==> flow/design.v <==
`timescale 1ns / 1ps
module layer_1 (
    input clk,
    input rst,
    input signed [7:0] input_energy,
    input signed [7:0] input_isol,
    output signed [15:0] n1_out,
    output signed [15:0] n2_out,
    output signed [15:0] n3_out
);
localparam signed [7:0] L1_N1_W1 = 8'd127;
localparam signed [7:0] L1_N1_W2 = 8'd127;
localparam signed [7:0] L1_N1_B  = -8'd128;
localparam signed [7:0] L1_N2_W1 = 8'd0;
localparam signed [7:0] L1_N2_W2 = 8'd0;
localparam signed [7:0] L1_N2_B  = -8'd128;
localparam signed [7:0] L1_N3_W1 = -8'd128;
localparam signed [7:0] L1_N3_W2 = -8'd128;
localparam signed [7:0] L1_N3_B  = 8'd127;
localparam signed [7:0] L2_W1 = 8'd127;
localparam signed [7:0] L2_W2 = 8'd0;
localparam signed [7:0] L2_W3 = -8'd128;
localparam signed [7:0] L2_B  = -8'd14;
    wire signed [7:0] w1_1 = L1_N1_W1;  
    wire signed [7:0] w1_2 = L1_N1_W2;
    wire signed [7:0] b1   = L1_N1_B;
    wire signed [7:0] w2_1 = L1_N2_W1;
    wire signed [7:0] w2_2 = L1_N2_W2;
    wire signed [7:0] b2   = L1_N2_B;
    wire signed [7:0] w3_1 = L1_N3_W1;
    wire signed [7:0] w3_2 = L1_N3_W2;
    wire signed [7:0] b3   = L1_N3_B;
    neuron N1 (.clk(clk), .rst(rst), .x1(input_energy), .x2(input_isol), .w1(w1_1), .w2(w1_2), .b(b1), .y(n1_out));
    neuron N2 (.clk(clk), .rst(rst), .x1(input_energy), .x2(input_isol), .w1(w2_1), .w2(w2_2), .b(b2), .y(n2_out));
    neuron N3 (.clk(clk), .rst(rst), .x1(input_energy), .x2(input_isol), .w1(w3_1), .w2(w3_2), .b(b3), .y(n3_out));
endmodule
`timescale 1ns / 1ps
module layer_2 (
    input signed [15:0] n1,      
    input signed [15:0] n2,      
    input signed [15:0] n3,      
    output reg trigger,          
    output reg signed [31:0] score  
);
localparam signed [7:0] L1_N1_W1 = 8'd127;
localparam signed [7:0] L1_N1_W2 = 8'd127;
localparam signed [7:0] L1_N1_B  = -8'd128;
localparam signed [7:0] L1_N2_W1 = 8'd0;
localparam signed [7:0] L1_N2_W2 = 8'd0;
localparam signed [7:0] L1_N2_B  = -8'd128;
localparam signed [7:0] L1_N3_W1 = -8'd128;
localparam signed [7:0] L1_N3_W2 = -8'd128;
localparam signed [7:0] L1_N3_B  = 8'd127;
localparam signed [7:0] L2_W1 = 8'd127;
localparam signed [7:0] L2_W2 = 8'd0;
localparam signed [7:0] L2_W3 = -8'd128;
localparam signed [7:0] L2_B  = -8'd14;
    wire signed [7:0] w1 = L2_W1;
    wire signed [7:0] w2 = L2_W2;
    wire signed [7:0] w3 = L2_W3;
    wire signed [7:0] b  = L2_B;
    always @(*) begin
        score = ((n1 * w1) >>> 7) + ((n2 * w2) >>> 7) + ((n3 * w3) >>> 7) + b;
        if (score > 0) 
            trigger = 1'b1;
        else 
            trigger = 1'b0;
    end
endmodule
`timescale 1ns / 1ps
module nano_trigger (
    input clk,
    input rst,
    input signed [7:0] energy,     
    input signed [7:0] isol,       
    output trigger                 
);
    wire signed [15:0] l1_n1;
    wire signed [15:0] l1_n2;
    wire signed [15:0] l1_n3;
    wire signed [31:0] final_score;
    layer_1 L1 (
        .clk(clk),
        .rst(rst),
        .input_energy(energy),
        .input_isol(isol),
        .n1_out(l1_n1),
        .n2_out(l1_n2),
        .n3_out(l1_n3)
    );
    layer_2 L2 (
        .n1(l1_n1),
        .n2(l1_n2),
        .n3(l1_n3),
        .trigger(trigger),
        .score(final_score)
    );
endmodule
`timescale 1ns / 1ps
module neuron (
    input clk,                       
    input rst,                       
    input signed [7:0] x1,           
    input signed [7:0] x2,           
    input signed [7:0] w1,           
    input signed [7:0] w2,           
    input signed [7:0] b,            
    output reg signed [15:0] y       
);
    reg signed [15:0] mult1;
    reg signed [15:0] mult2;
    reg signed [15:0] sum_raw;
    always @(posedge clk or posedge rst) begin
        if (rst) begin
            y <= 0;
            mult1 <= 0;
            mult2 <= 0;
            sum_raw <= 0;
        end else begin
            mult1 <= x1 * w1;
            mult2 <= x2 * w2;
            sum_raw <= (mult1 >>> 7) + (mult2 >>> 7) + b; 
            if (sum_raw < 0) 
                y <= 0;
            else 
                y <= sum_raw;
        end
    end
endmodule
Step by step through the tools: nano_trigger --
The steps from the RTL of nano_trigger to its reports follow in flow order. Lines are those of the file above, counted from 1. Cell names lack the library's common part. Not given: --
Design: top module nano_trigger, clock clk, cell library sky130hd, timing corner tt_025C_1v80

Elaborated design --
Yosys after proc, flatten, opt, wreduce and memory -nomap, before mapping. Enables and synchronous resets that opt folds into registers are not counted as muxes. Memory bits, and registers merged into a memory's read port (data or address), are not among the register bits. Print and check cells are not counted. Equal cells are merged and count once.
Word-level totals: output and inout bits 1, bits in read-only memories 0, latch bits 0, elaborated cells 26, input port bits 18, word width x clocked read ports 0, register bits after elaboration 104, memories kept 0, bits in writable memories 0
Cells by class: divide/modulo/power cells 0, reductions and logical operators 0, shifts and indexed selects 0, magnitude comparators 3, bitwise gates (word level) 0, multiply operators 3, $add $sub $neg 9, equality and inequality tests 0, multiplexer cells 3
Operator list (number):
- multiplier 8 x 8 -> 16 bit (second input constant) | 2
- multiplier 16 x 8 -> 24 bit (second input constant) | 1
- two-way mux 16 bit | 2
- adder 26 x 5 -> 27 bit (second input constant) | 1
- > comparator 27 x 1 -> 1 bit (second input constant) | 1
- adder 17 x 25 -> 26 bit | 1
- negator 16 -> 25 bit | 1
- adder 10 x 8 -> 11 bit (second input constant) | 2
- < comparator 11 x 1 -> 1 bit (second input constant) | 2
- adder 9 x 9 -> 10 bit | 2
- negator 8 -> 9 bit | 2
- two-way mux 1 bit | 1

Depth --
Longest topological path by Yosys (ltp), each cell counted once; first at word level (registers and memories cut), then after technology mapping (sequential cells cut; the memories' decode and read muxes count).
Logic depth: depth in word-level cells 5, ABC_AREA 0, depth in mapped cells 28

Mapped cells and area --
The flow's flattened synthesis, as Yosys stat reports it; memories are mapped. The netlist is that of the ABC_AREA named above (0 if unset); the other value can give another one.
Synthesis totals: mapped flip-flops 78, area of sequential cells 1951.9 sq um, cells in the netlist 945, chip area (Yosys) 9347.7 sq um
Cells by type:
- ha_1 | number 184, area in all 2.3E+03 sq um
- fa_1 | number 100, area in all 2001.92 sq um
- dfrtp_1 | number 78, area in all 1.95E+03 sq um
- inv_1 | number 255, area in all 957.168 sq um
- xnor2_1 | number 49, area in all 429.162 sq um
- xor2_1 | number 21, area in all 183.926 sq um
- nor2b_1 | number 26, area in all 162.656 sq um
- nor2_1 | number 42, area in all 157.651 sq um
- a21oi_1 | number 19, area in all 95.091 sq um
- nand2_1 | number 25, area in all 93.84 sq um
- nor3_1 | number 17, area in all 85.082 sq um
- a21o_1 | number 11, area in all 82.579 sq um
- o21a_1 | number 11, area in all 82.579 sq um
- or2_2 | number 12, area in all 75.072 sq um
- o21ai_0 | number 12, area in all 60.058 sq um
- a211oi_1 | number 6, area in all 45.043 sq um
- nand3_1 | number 9, area in all 45.043 sq um
- mux2i_1 | number 4, area in all 40.038 sq um
Not listed: further types 38, cells in them 64. By module: a second synthesis without flattening, with its own total; a netlist apart from the flattened one above.
Second synthesis, totals: cell total of the unflattened synthesis 2430, area (unflattened synthesis) 23342.4 sq um
Each row is one instance without its submodules.
By module:
- neuron | area 6247.2 sq um, times used 3, cells 622, seq. area 975.9 sq um
- layer_2 | area 4593.2 sq um, times used 1, cells 562, seq. area 0.0 sq um
- layer_1 | area 7.5 sq um, times used 1, cells 2, seq. area 0.0 sq um
- nano_trigger | area 0.0 sq um, times used 1, cells 0, seq. area 0.0 sq um

Worst setup path after synthesis --
Source: OpenSTA report_checks on the synthesized netlist (no wires, ideal clock, input and output delay 20% of the period each), path of least setup slack; recovery checks are left aside. Register names are those of the netlist, which keeps one name where synthesis merged equal registers.
Timing post-synthesis: path kind register to output, start point reg L1.N1.y[2], end point out trigger, data arrival time 6.210 ns, time at the first pin 0.000 ns, delay of the path 6.210 ns, setup slack 5.150 ns, clock period 14.2 ns, driving pins on the path 28, period reached after synthesis 9.05 ns
"delay of the path" = arrival - input delay + setup time. A path that ends at an output port has no setup time. "driving pins on the path" counts driving pins, that of a launching flip-flop among them; a cell with two outputs on the path counts twice. "period reached after synthesis" is the clock period less the worst setup slack; recovery checks do not enter. This is arithmetic on one report: input and output delays are still those of the set period (20% each). Between the ends stands the longest chain of elaborated cells between them, by number of cells; it is not shown to be the way that was timed. Of several equally long chains one is given. A line is the first line of the expression or statement that the cell stems from. Yosys adds cells for indexed reads and writes and turns some case tables into memories. At most two assigning lines are given for a register; there are more.
On the way, post-synthesis: cells stage by stage dfrtp_1 -> inv_1 -> fa_1 -> fa_1 -> inv_1 -> fa_1 -> inv_1 -> fa_1 -> inv_1 -> ha_1 -> inv_1 -> a221oi_1 -> nand3_1 -> nand2_1 -> a21o_1 -> a21oi_1 -> xor2_1 -> ha_1 -> inv_1 -> ha_1 -> and3_1 -> a221o_2 -> o41ai_4 -> o211a_1 -> nand2_1 -> and4_1 -> and4b_1 -> a311oi_1, cells in the longest elaborated chain 5, elaborated cells on any way between the ends 5, RTL lines with such cells 2, classes of those cells 2 x add/sub; 1 x mul; 1 x compare; 1 x mux
RTL lines, path post-synthesis:
- start: declaration | line 108 | output reg signed [15:0] y
- start: assignment | line 115 | y <= 0;
- start: assignment | line 126 | y <= sum_raw;
- multiplier 16 x 8 -> 24 bit | line 63
- adder 17 x 25 -> 26 bit | line 63
- adder 26 x 5 -> 27 bit | line 63
- > comparator 27 x 1 -> 1 bit | line 64
- two-way mux 1 bit | line 64
- end: declaration | line 76 | output trigger

Timing after layout --
Path of least setup slack in the final report of run 1 (OpenROAD, finished layout, wires in). Where an end is a register, its clock arrival counts in the times.
Timing post-layout: path kind register to output, start point reg L1.N1.y[2], end point out trigger, data arrival time 7.46 ns, setup slack 2.86 ns, time at the first pin 0.33 ns, driving pins on the path 29, clock period 12.9 ns
Between the ends stands the longest chain of elaborated cells between them, by number of cells; it is not shown to be the way that was timed. Of several equally long chains one is given. At most two assigning lines are given for a register; there are more.
On the way, post-layout: cells stage by stage dfrtp_1 -> inv_1 -> fa_1 -> fa_1 -> inv_1 -> fa_1 -> inv_1 -> fa_1 -> inv_1 -> ha_1 -> inv_1 -> a221oi_1 -> nand3_1 -> a31oi_1 -> nor2_1 -> nor2b_1 -> nor2_1 -> xor2_1 -> ha_1 -> inv_1 -> ha_1 -> or4_1 -> o21ai_0 -> xnor2_1 -> o22ai_1 -> and4_1 -> and4b_1 -> a311oi_1 -> clkdlybuf4s50_1, cells in the longest elaborated chain 5, elaborated cells on any way between the ends 5, RTL lines with such cells 2, classes of those cells 2 x add/sub; 1 x mul; 1 x compare; 1 x mux
RTL lines, path post-layout:
- start: declaration | line 108 | output reg signed [15:0] y
- start: assignment | line 115 | y <= 0;
- start: assignment | line 126 | y <= sum_raw;
- multiplier 16 x 8 -> 24 bit | line 63
- adder 17 x 25 -> 26 bit | line 63
- adder 26 x 5 -> 27 bit | line 63
- > comparator 27 x 1 -> 1 bit | line 64
- two-way mux 1 bit | line 64
- end: declaration | line 76 | output trigger

Below are 2 stored runs of the flow (Yosys, OpenROAD; platform sky130hd) on nano_trigger, each with its settings and what was measured, unordered. Constraints: input delay and output delay 20% of the set period each, output load 0.01 pF.
By "clock period achieved" is meant the clock period of the run minus its worst setup slack. This is arithmetic on one report: input and output delays are still those of the set period (20% each).
By "critical setup path time" is meant the share of the clock period that the worst setup path is allowed (20% is reserved at inputs, 20% at outputs), minus its slack. Clock arrival times at its registers enter into it.

[run 1] flow files
==> flow/run.sh <==
#!/bin/bash
# the make line also repeats the synthesis and layout settings of config.mk as NAME=value (left out here)
make -C /OpenROAD-flow-scripts/flow DESIGN_CONFIG=/design/flow/config.mk WORK_HOME=/design/flow/orfs CLKGATE_MAP_FILE= finish
==> flow/config.mk <==
export PLATFORM = sky130hd
export DESIGN_NAME = nano_trigger
export DESIGN_NICKNAME = nano_trigger
export VERILOG_FILES = /design/flow/design.v
export SDC_FILE = /design/flow/constraint.sdc
export NUM_CORES = 4
export LEC_CHECK = 0
export ABC_AREA = 0
export CAP_MARGIN = 20
export CELL_PAD_IN_SITES_GLOBAL_PLACEMENT = 0
export CORE_ASPECT_RATIO = 0.86
export CORE_MARGIN = 2
export CORE_UTILIZATION = 58
export CTS_CLUSTER_DIAMETER = 40
export HOLD_SLACK_MARGIN = 0.06
export MAX_ROUTING_LAYER = met4
export PLACE_DENSITY_LB_ADDON = 0.18
export SETUP_SLACK_MARGIN = -0.56
export SLEW_MARGIN = 20
==> flow/constraint.sdc <==
create_clock -name core_clock -period 12.9 [get_ports {clk}]
set_input_delay 2.5800 -clock core_clock [delete_from_list [all_inputs] [get_ports {clk}]]
set_output_delay 2.5800 -clock core_clock [all_outputs]
set_load 0.01 [all_outputs]

[run 1] result: synthesized cell area 9347.7 sq um; die outline area 17151.1 sq um; standard-cell area after layout 10144.7 sq um; post-layout utilization 63.7%; worst setup slack after layout 2.861 ns; sum of negative setup slack 0.000 ns; worst hold slack in the final report 0.458 ns; clock period achieved 10.039 ns; critical setup path time 7.46 ns; class of the worst setup path register to output

[run 2] flow files
==> flow/run.sh <==
#!/bin/bash
# the make line also repeats the synthesis and layout settings of config.mk as NAME=value (left out here)
make -C /OpenROAD-flow-scripts/flow DESIGN_CONFIG=/design/flow/config.mk WORK_HOME=/design/flow/orfs CLKGATE_MAP_FILE= finish
==> flow/config.mk <==
export PLATFORM = sky130hd
export DESIGN_NAME = nano_trigger
export DESIGN_NICKNAME = nano_trigger
export VERILOG_FILES = /design/flow/design.v
export SDC_FILE = /design/flow/constraint.sdc
export NUM_CORES = 4
export LEC_CHECK = 0
export CAP_MARGIN = 40
export CELL_PAD_IN_SITES_GLOBAL_PLACEMENT = 1
export CORE_MARGIN = 2
export CORE_UTILIZATION = 31
export MAX_ROUTING_LAYER = met4
export PLACE_DENSITY_LB_ADDON = 0.12
export SLEW_MARGIN = 35
export TNS_END_PERCENT = 50
==> flow/constraint.sdc <==
create_clock -name core_clock -period 13.7 [get_ports {clk}]
set_input_delay 2.7400 -clock core_clock [delete_from_list [all_inputs] [get_ports {clk}]]
set_output_delay 2.7400 -clock core_clock [all_outputs]
set_load 0.01 [all_outputs]

[run 2] result: synthesized cell area 9347.7 sq um; die outline area 31559.5 sq um; standard-cell area after layout 10331.2 sq um; post-layout utilization 34.9%; worst setup slack after layout 3.491 ns; sum of negative setup slack 0.000 ns; worst hold slack in the final report 0.459 ns; clock period achieved 10.209 ns; critical setup path time 7.47 ns; class of the worst setup path register to output
